==> flow/design.v <==
`default_nettype none
module i2c(
 inout i2cSDA,
 output i2cSCL,
 input clk
);
    reg scl = 1;
    wire sclWire;
    assign sclWire = scl;
    wire sdaOutWire;
    reg sdaOutReg = 0;
    assign sdaOutWire = sdaOutReg;
    wire isSendingWire;
    reg isSending = 1;
    assign isSendingWire = isSending;
    assign i2cSDA = (isSendingWire & ~sdaOutWire) ? 1'b0 : 1'bz;
    assign i2cSCL = sclWire;
    reg [23:0] waitBeforeInitCounter = 24'h000000;
    localparam WAIT_BEFORE_INIT = 24'h66FF30;  
    localparam INST_START_TX = 0;
    localparam INST_STOP_TX = 1;
    localparam INST_READ_BYTE = 2;
    localparam INST_WRITE_BYTE = 3;
    localparam STATE_IDLE = 4;
    localparam STATE_DONE = 5;
    localparam STATE_SEND_ACK = 6;
    localparam STATE_RCV_ACK = 7;
    reg [6:0] clockDivider = 0;
    reg [2:0] bitToSend = 0;
    localparam OLED_ADDRESS = 7'h3c;  
    localparam WAIT_FOR_START = 0;
    localparam SEND_INIT = 1;
    localparam SEND_DATA = 2;
    reg [3:0] SEND_DATA_STATE = WAIT_FOR_START;
    reg [1:0] readyToSendByte = 0;
    reg [3:0] sendInitInstructionKeeper = 0;
    reg [3:0] sendDataInstructionKeeper = 0;
    localparam BYTE_ARRAY_SEND_START = 0;
    localparam BYTE_ARRAY_SEND_BYTE = 1;
    localparam BYTE_ARRAY_STOP_TX = 2;
    reg [19:0] testTimer  = 0;
    reg [7:0] byteToSend;
    reg [7:0] dataToSend;
    reg [2:0] state = STATE_IDLE;
    reg complete= 1;  
    reg [7:0] initCode [0:22];  
    initial begin
        initCode[0]  = 8'hAE;
        initCode[1]  = 8'hD5;
        initCode[2]  = 8'h80;
        initCode[3]  = 8'hA8;
        initCode[4]  = 8'h3F;
        initCode[5]  = 8'hD3;
        initCode[6]  = 8'h00;
        initCode[7]  = 8'h40;
        initCode[8]  = 8'h8D;
        initCode[9]  = 8'h14;
        initCode[10] = 8'h20;
        initCode[11] = 8'h00;
        initCode[12] = 8'hA0;
        initCode[13] = 8'hC0;
        initCode[14] = 8'h81;
        initCode[15] = 8'h7F;
        initCode[16] = 8'hD9;
        initCode[17] = 8'hF1;
        initCode[18] = 8'hDB;
        initCode[19] = 8'h40;
        initCode[20] = 8'hA4;
        initCode[21] = 8'hA6;
        initCode[22] = 8'hAF;
    end
    reg hasAddressBeenSent = 0;
    reg hasZeroBeenSent = 0;
    reg has40BeenSent = 0;
    reg hasDataBeenSent = 0;
    reg [7:0] initCodeIndex = 0;
    always @(posedge clk) begin
    case (state)
        STATE_IDLE: begin  
            complete <= 0;  
            clockDivider <= 0;
            bitToSend <= 0;
        end
        INST_START_TX: begin  
            isSending <= 1;
            clockDivider <= clockDivider + 1;
            if (clockDivider[6:5] == 2'b00) begin
                scl <= 1;
                sdaOutReg <= 1;
            end else if (clockDivider[6:5] == 2'b01) begin
                sdaOutReg <= 0;
            end else if (clockDivider[6:5] == 2'b10) begin
                scl <= 0;
            end else if (clockDivider[6:5] == 2'b11) begin
                state <= STATE_DONE;
            end
        end
        INST_STOP_TX: begin  
            isSending <= 1;
            clockDivider <= clockDivider + 1;
            if (clockDivider[6:5] == 2'b00) begin
                scl <= 0;
                sdaOutReg <= 0;
            end else if (clockDivider[6:5] == 2'b01) begin
                scl <= 1;
            end else if (clockDivider[6:5] == 2'b10) begin
                sdaOutReg <= 1;
            end else if (clockDivider[6:5] == 2'b11) begin
                state <= STATE_DONE;
            end
        end
        INST_WRITE_BYTE: begin  
            isSending <= 1;
            clockDivider <= clockDivider + 1;
            sdaOutReg <= byteToSend[3'd7-bitToSend] ? 1'b1 : 1'b0;
            if (clockDivider[6:5] == 2'b00) begin
                scl <= 0;
            end else if (clockDivider[6:5] == 2'b01) begin
                scl <= 1;
            end else if (clockDivider == 7'b1111111) begin
                bitToSend <= bitToSend + 1;
                if (bitToSend == 3'b111) begin
                    state <= STATE_RCV_ACK;
                end
            end else if (clockDivider[6:5] == 2'b11) begin
                scl <= 0;
            end
        end
        STATE_RCV_ACK: begin  
           isSending <= 0;
           clockDivider <= clockDivider + 1;
           if (clockDivider[6:5] == 2'b01) begin
               scl <= 1;
           end else if (clockDivider == 7'b1111111) begin
               state <= STATE_DONE;
           end else if (clockDivider[6:5] == 2'b11) begin
               scl <= 0;
           end
        end
        STATE_DONE: begin  
            complete <= 1;
            state <= STATE_IDLE;
        end
        default: begin
            state <= STATE_IDLE;
        end
    endcase
    case (SEND_DATA_STATE)
        WAIT_FOR_START: begin
            sendInitInstructionKeeper <= 0;
        end
        SEND_INIT: begin
            if (sendInitInstructionKeeper == BYTE_ARRAY_SEND_START && complete == 1) begin 
            hasAddressBeenSent <= 0;
            hasZeroBeenSent <= 0;
            initCodeIndex <= 0;
            isSending <= 1;
            state <= INST_START_TX;
            sendInitInstructionKeeper <= BYTE_ARRAY_SEND_BYTE;
            end else if (sendInitInstructionKeeper == BYTE_ARRAY_SEND_BYTE && complete == 1) begin
            if (hasAddressBeenSent == 0) begin
                byteToSend <= {OLED_ADDRESS, 1'b0};  
                hasAddressBeenSent <= 1;
                state <= INST_WRITE_BYTE;
            end else if (hasZeroBeenSent == 0) begin
                byteToSend <= {8'h00};  
                hasZeroBeenSent <= 1;
                state <= INST_WRITE_BYTE;
            end else if (initCodeIndex == 8'd23) begin  
                state <= INST_STOP_TX;
                initCodeIndex <= 0;
                complete <= 0;
                sendInitInstructionKeeper <= BYTE_ARRAY_STOP_TX;
                hasAddressBeenSent <= 0;
                hasZeroBeenSent <= 0;
                SEND_DATA_STATE <= WAIT_FOR_START;
            end else begin
                byteToSend <= initCode[initCodeIndex];
                initCodeIndex <= initCodeIndex + 1;
                state <= INST_WRITE_BYTE;
            end
            sendInitInstructionKeeper <= BYTE_ARRAY_SEND_BYTE;
            end
        end
        SEND_DATA: begin  
            if (sendDataInstructionKeeper == BYTE_ARRAY_SEND_START && complete == 1) begin 
            hasAddressBeenSent <= 0;
            has40BeenSent <= 0;
            hasDataBeenSent <= 0;
            isSending <= 1;
            state <= INST_START_TX;
            sendDataInstructionKeeper <= BYTE_ARRAY_SEND_BYTE;
            end else if (sendDataInstructionKeeper == BYTE_ARRAY_SEND_BYTE && complete == 1) begin
            if (hasAddressBeenSent == 0) begin
                byteToSend <= {OLED_ADDRESS, 1'b0};  
                hasAddressBeenSent <= 1;
                state <= INST_WRITE_BYTE;
            end else if (has40BeenSent == 0) begin
                byteToSend <= {8'h40};  
                has40BeenSent <= 1;
                state <= INST_WRITE_BYTE;
            end else if (hasDataBeenSent == 0) begin  
                state <= INST_WRITE_BYTE;
                byteToSend <= dataToSend;  
                hasDataBeenSent <= 1;
            end else if (has40BeenSent && hasAddressBeenSent && hasDataBeenSent) begin
                state <= INST_STOP_TX;
                complete <= 0;
                sendDataInstructionKeeper <= BYTE_ARRAY_STOP_TX;
                hasAddressBeenSent <= 0;
                has40BeenSent <= 0;
                hasDataBeenSent <= 0;
                SEND_DATA_STATE <= WAIT_FOR_START;
            end
            end
        end
        default: begin
            SEND_DATA_STATE <= WAIT_FOR_START;
        end
    endcase
    if (waitBeforeInitCounter == WAIT_BEFORE_INIT) begin
        SEND_DATA_STATE <= SEND_INIT;
        complete <= 1;
        waitBeforeInitCounter <= waitBeforeInitCounter + 9;  
    end else if (waitBeforeInitCounter < WAIT_BEFORE_INIT) begin
        waitBeforeInitCounter <= waitBeforeInitCounter + 1;
    end else if (waitBeforeInitCounter > WAIT_BEFORE_INIT) begin  
        testTimer <= testTimer + 1;
        if (testTimer == 16'hFFFF) begin  
            testTimer <= 0;
            SEND_DATA_STATE <= SEND_DATA;
            complete <= 1;
            dataToSend <= 8'hF0;  
            sendDataInstructionKeeper <= BYTE_ARRAY_SEND_START;
        end
    end
    end
endmodule
`default_nettype none
module top(
    inout i2cSDA,
    output i2cSCL,
    input clk
);
    i2c i2c_instance (
        .i2cSDA(i2cSDA),
        .i2cSCL(i2cSCL),
        .clk(clk)
    );
endmodule
From RTL to reports: top
What the tools print for top, step after step.
Line numbers count from 1 in the design file above.
Operators: Yosys type, input widths -> output width; for muxes data width and select width s.
Library cell names are shortened.
{ "setup": {"top_module": "top", "clock_port": "clk", "library": "sky130hd", "lib_corner": "tt_025C_1v80"} }

After elaboration
Counts by Yosys on the flattened word-level netlist (proc, flatten, opt, wreduce; memories kept). Register bits leave out memories and registers merged into their read ports (data or address). Print and check cells are left out.
Memory sizes are those after Yosys's memory passes, which may raise the word count (mostly to a power of two), join words into wider ones and drop unused or constant bits.
{ "word_totals": {"clocked_rd_ports_x_width": 0, "ram_bits": 0, "latch_bits": 0, "register_bits": 93, "mem_count": 1, "rom_bits": 184, "input_bits": 1} }
{ "op_classes": {"shifts": 1, "addsub": 7, "div": 0, "n_mul": 0, "reduce_logical": 38, "eq_ne": 34, "n_cmp": 2, "n_logic": 4, "mux": 131} }
{ "memory_table": {"columns": ["memory", "words", "width", "read_ports", "wr", "line", "rtl"], "rows": [
  ["i2c_instance.initCode", 23, 8, 1, 0, 46, "reg [7:0] initCode [0:22];"]
]} }
{ "ops": {"columns": ["op", "n"], "rows": [
  ["$mux 8", 14],
  ["$mux 4", 27],
  ["$mux 3", 23],
  ["$mux 1", 50],
  ["$mux 24", 2],
  ["$add 24x1->24 const B", 1],
  ["$gt 24x23->1 const B", 1],
  ["$lt 24x23->1 const B", 1],
  ["$eq 24x23->1 const B", 1],
  ["$add 24x4->24 const B", 1],
  ["$reduce_bool 2->1", 11],
  ["$add 20x1->20 const B", 1],
  ["$eq 20x16->1 const B", 1],
  ["$reduce_and 4->1", 5],
  ["$ne 3x1->1 const B", 6],
  ["$pmux 8 s2", 1],
  ["$pmux 7 s2", 1],
  ["$eq 3x3->1 const B", 4],
  ["$reduce_and 3->1", 4],
  ["$eq 4x1->1 const B", 3],
  ["$logic_not 4->1", 3],
  ["$pmux 4 s3", 1],
  ["$pmux 3 s4", 1],
  ["$pmux 3 s2", 2],
  ["$pmux 1 s2", 5],
  ["$ne 2x2->1 const B", 4],
  ["$ne 4x4->1 const B", 2],
  ["$add 8x1->8 const B", 1]
]} }
Not listed: further kinds 29, cells in them 40.

Depth
Yosys ltp: most cells in a row. Word level: on the elaborated netlist, between registers, memories and ports. Mapped: between sequential cells and ports; inverters and the memories' decode and read muxes count.
{ "logic_depth": {"ltp_word": 13, "ABC_AREA": 0, "mapped_depth": 11, "ltp_nobuf": 11} }

After synthesis
The flow's flattened synthesis, as Yosys stat reports it; memories are mapped. The netlist is that of the ABC_AREA named above (0 if unset); the other value can give another one.
Totals and module areas in this step are rounded.
{ "synth_totals": {"mapped_cells": 364, "mapped_area_um2": 4140, "ff_cells": 80} }
{ "by_type": {"columns": ["type", "n"], "rows": [
  ["edfxtp_1", 68],
  ["xnor2_1", 28],
  ["dfxtp_1", 12],
  ["xor2_1", 19],
  ["nand2_1", 36],
  ["nor2_1", 33],
  ["ha_1", 8],
  ["nand3_1", 20],
  ["nand4_1", 14],
  ["a21oi_1", 13],
  ["and4_1", 7],
  ["a21boi_0", 6],
  ["inv_1", 12],
  ["and3_1", 7],
  ["o21ai_0", 7],
  ["and2_1", 5],
  ["nor3_1", 6],
  ["nor4b_2", 2]
]} }
Not listed: further types 41, cells in them 61.
The figures by module come from a second, unflattened synthesis with its own total; it is not the netlist above.
{ "unflattened": {"hier_cells": 354, "area_unflattened_um2": 4090} }
Rows give one instance, submodules left out.
{ "modules": {"columns": ["module", "seq_area_um2", "n_cells", "area_um2", "n_inst"], "rows": [
  ["i2c", 2280, 354, 4090, 1],
  ["top", 0.0, 0, 0.0, 1]
]} }

Worst setup path after synthesis
Source: OpenSTA report_checks on the synthesized netlist (no wires, ideal clock, input and output delay 20% of the period each), path of least setup slack; recovery checks are left aside. Register names are those of the netlist, which keeps one name where synthesis merged equal registers.
{ "synth_path": {"kind": "register to register", "startpoint": "register i2c_instance.waitBeforeInitCounter[0]", "endpoint": "register i2c_instance.waitBeforeInitCounter[22]", "stages": 12, "path_delay_ns": 2.500, "n_path_buf": 0, "path_slack_ns": 0.900, "arrival_time_ns": 2.242, "t_first_pin_ns": 0.000, "clock_period_ns": 3.4, "synth_period_reached_ns": 2.5} }
"path_delay_ns" is the arrival time less input delay plus setup time.
"stages" counts driving pins, that of a launching flip-flop among them; a cell with two outputs on the path counts twice.
"synth_period_reached_ns" = period - worst setup slack (recovery checks aside). The figure is calculated, with input and output delays left at 20% of the set period.
The rows between start and end are the longest chain of elaborated cells between them; the timing report does not say that the signal goes this way. Where chains are equally long, one stands for them.
A line is the first line of the expression or statement that the cell stems from. Yosys adds cells for indexed reads and writes and turns some case tables into memories.
Ways into the end's enable are left out, as the timed path ends at the data pin.
{ "synth_between": {"cell_sequence": "edfxtp_1 -> inv_1 -> ha_1 -> nor3b_1 -> and2_1 -> nand3_1 -> inv_1 -> ha_1 -> a31oi_1 -> nor3_1 -> nand4_1 -> xnor2_1", "elab_chain_cells": 3} }
{ "synth_rtl": {"columns": ["element", "line", "rtl"], "rows": [
  ["from (decl)", 18, "reg [23:0] waitBeforeInitCounter = 24'h000000;"],
  ["from (assign)", 224, "waitBeforeInitCounter <= waitBeforeInitCounter + 9;"],
  ["from (assign)", 226, "waitBeforeInitCounter <= waitBeforeInitCounter + 1;"],
  ["$add 24x1->24", 226, null],
  ["$mux 24", 225, "end else if (waitBeforeInitCounter < WAIT_BEFORE_INIT) begin"],
  ["$mux 24", 221, "if (waitBeforeInitCounter == WAIT_BEFORE_INIT) begin"],
  ["to (assign)", 224, null],
  ["to (assign)", 226, null],
  ["to (decl)", 18, null]
]} }

Path in the finished layout
Path of least setup slack in the final report of entry A (OpenROAD, finished layout, wires in). Where an end is a register, its clock arrival counts in the times.
{ "layout_path": {"kind": "register to register", "startpoint": "register i2c_instance.waitBeforeInitCounter[0]", "endpoint": "register i2c_instance.waitBeforeInitCounter[15]", "path_slack_ns": -0.74, "stages": 12, "clock_period_ns": 1.61, "arrival_time_ns": 2.46, "t_first_pin_ns": 0.35, "n_path_buf": 0} }
The rows between start and end are the longest chain of elaborated cells between them; the timing report does not say that the signal goes this way. Where chains are equally long, one stands for them.
Ways into the end's enable are left out, as the timed path ends at the data pin.
{ "layout_between": {"cell_sequence": "edfxtp_1 -> inv_2 -> ha_4 -> nor3b_4 -> and2_4 -> nand3_4 -> inv_4 -> ha_4 -> a41oi_4 -> nor3_4 -> and4_1 -> xor2_1", "elab_chain_cells": 3} }
{ "layout_rtl": {"columns": ["element", "line", "rtl"], "rows": [
  ["from (decl)", 18, "reg [23:0] waitBeforeInitCounter = 24'h000000;"],
  ["from (assign)", 224, "waitBeforeInitCounter <= waitBeforeInitCounter + 9;"],
  ["from (assign)", 226, "waitBeforeInitCounter <= waitBeforeInitCounter + 1;"],
  ["$add 24x1->24", 226, null],
  ["$mux 24", 225, "end else if (waitBeforeInitCounter < WAIT_BEFORE_INIT) begin"],
  ["$mux 24", 221, "if (waitBeforeInitCounter == WAIT_BEFORE_INIT) begin"],
  ["to (assign)", 224, null],
  ["to (assign)", 226, null],
  ["to (decl)", 18, null]
]} }

Hand-over note for top

Settings and measured results of 2 stored flow runs for module top (sky130hd), not sorted in any way. The constraints put input and output delay at 20% of the set period each and load the outputs with 0.01 pF.
"clock_period_reached_ns": clock period set for the run, less the worst setup slack. It is reckoned from that one timing run; input and output delays stay at 20% of the period that was set.
"critical_path_time_ns" is the time allowed to the run's worst setup path (the clock period less input and output delay, where it has them) less its slack. Clock arrival times count: a late capture clock shortens it, a late launch clock lengthens it.
By "total_power_w" is meant OpenSTA's value without simulated activity: inputs other than the clock are taken to toggle once in ten clock periods, and the tool carries that through the logic.
Measured values are rounded.

Entry A
==> flow/run.sh <==
#!/bin/bash
# the make line also repeats the synthesis and layout settings of config.mk as NAME=value (left out here)
make -C /OpenROAD-flow-scripts/flow DESIGN_CONFIG=/design/flow/config.mk WORK_HOME=/design/flow/orfs CLKGATE_MAP_FILE= finish
==> flow/config.mk <==
export PLATFORM = sky130hd
export DESIGN_NAME = top
export DESIGN_NICKNAME = top
export VERILOG_FILES = /design/flow/design.v
export SDC_FILE = /design/flow/constraint.sdc
export NUM_CORES = 4
export LEC_CHECK = 0
export CAP_MARGIN = 20
export CORE_MARGIN = 2
export CORE_UTILIZATION = 40
export SLEW_MARGIN = 20
==> flow/constraint.sdc <==
create_clock -name core_clock -period 1.61 [get_ports {clk}]
set_input_delay 0.3220 -clock core_clock [delete_from_list [all_inputs] [get_ports {clk}]]
set_output_delay 0.3220 -clock core_clock [all_outputs]
set_load 0.01 [all_outputs]

==> results of entry A, as JSON <==
{
  "clock_period_reached_ns": 2.345,
  "timing.setup.ws_ns": -0.735,
  "final_stdcell_area_um2": 5760,
  "final_util_pct": 56.6,
  "holdWs_ns": 0.507,
  "total_power_w": 0.00397,
  "tns_ns": -42.6,
  "die_footprint_um2": 11200,
  "ys_area_um2": 4140,
  "critical_path_time_ns": 2.35,
  "worst_setup_path_type": "register to register"
}

Entry B
==> flow/run.sh <==
#!/bin/bash
# the make line also repeats the synthesis and layout settings of config.mk as NAME=value (left out here)
make -C /OpenROAD-flow-scripts/flow DESIGN_CONFIG=/design/flow/config.mk WORK_HOME=/design/flow/orfs CLKGATE_MAP_FILE= finish
==> flow/config.mk <==
export PLATFORM = sky130hd
export DESIGN_NAME = top
export DESIGN_NICKNAME = top
export VERILOG_FILES = /design/flow/design.v
export SDC_FILE = /design/flow/constraint.sdc
export NUM_CORES = 4
export LEC_CHECK = 0
export ABC_AREA = 0
export CAP_MARGIN = 20
export CELL_PAD_IN_SITES_DETAIL_PLACEMENT = 1
export CORE_MARGIN = 2
export CORE_UTILIZATION = 65
export CTS_CLUSTER_SIZE = 38
export GPL_ROUTABILITY_DRIVEN = 0
export GPL_TIMING_DRIVEN = 0
export MAX_ROUTING_LAYER = met4
export PLACE_DENSITY_LB_ADDON = 0.17
export SETUP_SLACK_MARGIN = 0.19
export SLEW_MARGIN = 30
==> flow/constraint.sdc <==
create_clock -name core_clock -period 2.49 [get_ports {clk}]
set_input_delay 0.4980 -clock core_clock [delete_from_list [all_inputs] [get_ports {clk}]]
set_output_delay 0.4980 -clock core_clock [all_outputs]
set_load 0.01 [all_outputs]

==> results of entry B, as JSON <==
{
  "outcome": "did not finish, clock tree synthesis stopped with DPL-0033"
}

End of note.
